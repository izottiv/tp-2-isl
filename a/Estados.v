==> flow/design.v <==
module Estados(
    input clk,                       
    input [3:0] numero,              
    input reset,                     
    input insere,                    
    output ledErro,                  
    output [6:0] display             
);
localparam [2:0] 
    estado_inicial = 3'b000,
    estado_verificacao = 3'b001,
    estado_sucesso_total = 3'b010,
    estado_sucesso_parcial = 3'b011,
    estado_falha = 3'b100;
reg [2:0] estado_atual, prox_estado;  
reg [2:0] posicao_atual;              
reg erro_ocorrido;                    
wire [2:0] prox_estado_wire;          
wire [23:0] pista = 24'b0101_1001_0000_0000_0110_0000;
VerificacaoErro verificador (
    .estado_atual(estado_atual),
    .numero(numero),
    .posicao_atual(posicao_atual),
    .pista(pista),
    .erro_ocorrido(ledErro),
    .prox_estado(prox_estado_wire)    
);
MapeamentoDisplay mapeador (
    .estado_atual(estado_atual),
    .posicao_atual(posicao_atual),
    .display(display)
);
always @(posedge clk or posedge reset) begin
    if (reset) begin
        estado_atual <= estado_inicial;
        posicao_atual <= 0;
    end else if (insere) begin
        estado_atual <= prox_estado_wire;  
        if (estado_atual == estado_verificacao && !ledErro)
            posicao_atual <= posicao_atual + 1;
    end
end
endmodule
module MapeamentoDisplay(
    input [2:0] estado_atual,      
    input [2:0] posicao_atual,     
    output reg [6:0] display       
);
    always @(*) begin
        case (estado_atual)
            3'b010: display = 7'b0110000;  
            3'b011: display = 7'b0001100;  
            3'b100: display = 7'b0000111;  
            default: begin
                case (posicao_atual)
                    0: display = 7'b1000000;  
                    1: display = 7'b1111001;  
                    2: display = 7'b0100100;  
                    3: display = 7'b0110000;  
                    4: display = 7'b0011001;  
                    5: display = 7'b0010010;  
                    default: display = 7'b1111111;  
                endcase
            end
        endcase
    end
endmodule
module VerificacaoErro(
    input [2:0] estado_atual,      
    input [3:0] numero,            
    input [2:0] posicao_atual,     
    input [23:0] pista,            
    output reg erro_ocorrido,      
    output reg [2:0] prox_estado   
);
    always @(*) begin
        erro_ocorrido = 0;
        prox_estado = estado_atual;
        case (estado_atual)
            3'b000: begin  
                prox_estado = 3'b001;  
            end
            3'b001: begin  
                if (numero != pista[23 - posicao_atual*4 -: 4]) begin
                    erro_ocorrido = 1;
                    prox_estado = (estado_atual == 3'b011) ? 3'b100 : 3'b011;  
                end else if (posicao_atual == 5) begin
                    prox_estado = 3'b010;  
                end
            end
            default: prox_estado = estado_atual;
        endcase
    end
endmodule
From RTL to reports: Estados
The steps from the RTL of Estados to its reports follow in flow order.
Lines are those of the file above, counted from 1.
Library cell names are shortened.
The mark n/a stands for no value.

design
  top = Estados
  clock = clk
  cell library = sky130hd
  corner = tt_025C_1v80

Word-level counts
Yosys after proc, flatten, opt, wreduce and memory -nomap, before mapping. Memory bits, and registers merged into a memory's read port (data or address), are not among the register bits. Print and check cells are not counted. Equal cells are merged and count once.

word-level totals
  output and inout port bits = 8
  register bits = 6
  input bits = 7

cells by class
  shift-type cells = 1
  add/subtract/negate cells = 4
  equality and inequality tests = 11
  muxes and demuxes = 8
  reduce/logical cells = 7

operators with widths
  kind                                                               number
  7-bit parallel mux with 6-bit select                               1
  24-bit by 32-bit indexed select with 4-bit output with constant A  1
  32-bit by 1-bit adder with 32-bit output with constant B           1
  32-bit by 3-bit subtractor with 32-bit output with constant B      1
  7-bit parallel mux with 3-bit select                               1
  3-bit by 2-bit == test with 1-bit output with constant B           4
  3-bit == test with constant B                                      3
  3-bit 2-to-1 mux                                                   3
  3-bit by 1-bit == test with 1-bit output with constant B           2
  3-bit zero test                                                    2
  5-bit by 5-bit subtractor with 6-bit output with constant A        1
  3-bit parallel mux with 2-bit select                               1
  4-bit inequality test                                              1
  3-bit by 1-bit adder with 3-bit output with constant B             1
  3-bit by 1-bit inequality test with 1-bit output with constant B   1
  3-bit AND reduction                                                1
  2-bit AND reduction                                                1
  2-bit nonzero test                                                 1
  1-bit 2-to-1 mux                                                   2
  1-bit logical AND                                                  1
  1-bit zero test                                                    1

Logic depth
Depth = most cells in a row (Yosys ltp): at word level without a register or memory, in the mapped netlist without a sequential cell, where the memories' decode and read muxes count.

depth
  word-level depth = 10
  ABC_AREA = 1
  gate-level depth with buffers = 10

After synthesis
Source: synth_stat.txt of the flow (Yosys; design flattened, memories mapped). It holds for the ABC_AREA given above (unset counts as 0); a run with the other value may have another netlist.

synthesis totals
  chip area (Yosys) = 643.1 um2
  flip-flop cells = 7
  area of sequential cells = 176.4 um2
  buffer cells = 0
  cells in the netlist = 84

cells by type
  cell type  number
  dfrtp_1    6
  ha_1       7
  nand2_1    20
  inv_1      12
  nor2_8     2
  nand4_1    6
  dfstp_2    1
  nand2_2    3
  nand3_4    1
  xor2_1     2
  a21oi_1    3
  nand3_1    3
  nor2_1     4
  o21ai_0    3
  inv_2      3
  nor2_4     1
  nor3_1     2
  a211o_1    1

Not listed: further types 4, cells in them 4.

Timing after synthesis
Source: OpenSTA report_checks on the synthesized netlist (no wires, ideal clock, input and output delay 20% of the period each), path of least setup slack; recovery checks are left aside. Register names are those of the netlist, which keeps one name where synthesis merged equal registers.

timing path after synthesis
  path type = reg-to-output
  start point = reg posicao_atual[1]
  end point = out ledErro
  data arrival time = 1.535 ns
  delay of the path = 1.535 ns
  path slack = 0.641 ns
  path buffers = 0
  stages = 8
  output delay = 0.544 ns
  time at the first pin = 0.000 ns
  period = 2.72 ns
  data required time = 2.176 ns
  synthesis period reached = 2.079 ns

"delay of the path" is the arrival time less input delay plus setup time.
At an output port there is no setup time.
"stages" counts driving pins, that of a launching flip-flop among them; a cell with two outputs on the path counts twice.
"synthesis period reached" = period - worst setup slack (recovery checks aside). The figure is calculated, with input and output delays left at 20% of the set period.
Between the ends stands the longest chain of elaborated cells between them, by number of cells; it is not shown to be the way that was timed. Of several equally long chains one is given.
A line is the first line of the expression or statement that the cell stems from. Yosys adds cells for indexed reads and writes and turns some case tables into memories.

between the ends, after synthesis
  cells stage by stage = dfrtp_1 -> inv_1 -> ha_1 -> nor2_2 -> nand3_1 -> nand2_2 -> nor2_8 -> a21oi_1
  cells in the longest elaborated chain = 7

ends and longest elaborated chain, after synthesis
  what                                               RTL line  source
  start, declared                                    16        reg [2:0] posicao_atual;
  start, assigned                                    36        posicao_atual <= 0;
  start, assigned                                    40        posicao_atual <= posicao_atual + 1;
  5-bit by 5-bit subtractor with 6-bit output        84        if (numero != pista[23 - posicao_atual*4 -: 4]) begin
  32-bit by 1-bit adder with 32-bit output           84
  32-bit by 3-bit subtractor with 32-bit output      84
  24-bit by 32-bit indexed select with 4-bit output  84
  4-bit inequality test                              84
  1-bit 2-to-1 mux                                   84
  1-bit 2-to-1 mux                                   79        case (estado_atual)
  end, declared                                      6         output ledErro,

Timing after layout
Path of least setup slack in the final report of run 1 (OpenROAD, finished layout, wires in). Where an end is a register, its clock arrival counts in the times.

timing path after layout
  path type = reg-to-output
  start point = reg posicao_atual[2]
  end point = out ledErro
  path slack = -0.32 ns
  data required time = 1.28 ns
  time at the first pin = 0.25 ns
  path buffers = 1
  output delay = 0.32 ns
  data arrival time = 1.60 ns
  period = 1.6 ns
  stages = 9

Between the ends stands the longest chain of elaborated cells between them, by number of cells; it is not shown to be the way that was timed. Of several equally long chains one is given.

between the ends, after layout
  cells stage by stage = dfrtp_2 -> inv_2 -> ha_4 -> nand3_1 -> nand2_1 -> nand2_2 -> nor2_8 -> a21oi_4 -> buf_6
  cells in the longest elaborated chain = 7

ends and longest elaborated chain, after layout
  what                                               RTL line  source
  start, declared                                    16        reg [2:0] posicao_atual;
  start, assigned                                    36        posicao_atual <= 0;
  start, assigned                                    40        posicao_atual <= posicao_atual + 1;
  5-bit by 5-bit subtractor with 6-bit output        84        if (numero != pista[23 - posicao_atual*4 -: 4]) begin
  32-bit by 1-bit adder with 32-bit output           84
  32-bit by 3-bit subtractor with 32-bit output      84
  24-bit by 32-bit indexed select with 4-bit output  84
  4-bit inequality test                              84
  1-bit 2-to-1 mux                                   84
  1-bit 2-to-1 mux                                   79        case (estado_atual)
  end, declared                                      6         output ledErro,

Appendix: measured runs

Settings and measured results of 2 stored flow runs for module Estados (sky130hd), not sorted in any way. The constraints put input and output delay at 20% of the set period each and load the outputs with 0.01 pF.
"worst path time" is the time allowed to the run's worst setup path (the clock period less input and output delay, where it has them) less its slack. Clock arrival times count: a late capture clock shortens it, a late launch clock lengthens it.
"power": no workload was simulated; the value follows from the tool's default switching activity.
Among the settings, n/a means not set for that run.
Among the results, n/a means that no value is shown for the run.

name                                   run 1          run 2
period_ns                              1.6            2.33
CORE_UTILIZATION                       24             41
PLACE_DENSITY_LB_ADDON                 0.24           0.28
CORE_MARGIN                            7              3
CELL_PAD_IN_SITES_DETAIL_PLACEMENT     1              2
ABC_AREA                               1              1
GPL_TIMING_DRIVEN                      0              n/a
CTS_CLUSTER_SIZE                       53             n/a
CTS_CLUSTER_DIAMETER                   313            260
CAP_MARGIN                             25             20
SLEW_MARGIN                            20             20
SETUP_SLACK_MARGIN                     n/a            0.21
CORE_ASPECT_RATIO                      n/a            1.16
TNS_END_PERCENT                        n/a            30
GPL_ROUTABILITY_DRIVEN                 n/a            1
worst path time (ns)                   1.60           n/a
critical path kind                     reg-to-output  n/a
lowest setup slack (ns)                -0.323         n/a
synthesized cell area (um2)            643.1          n/a
area of the die (um2)                  4325.0         n/a
power (mW)                             0.4245         n/a
standard-cell area after layout (um2)  1012.2         n/a
summed negative setup slack (ns)       -1.746         n/a

Run 2: did not finish, placement stopped with DPL-0033
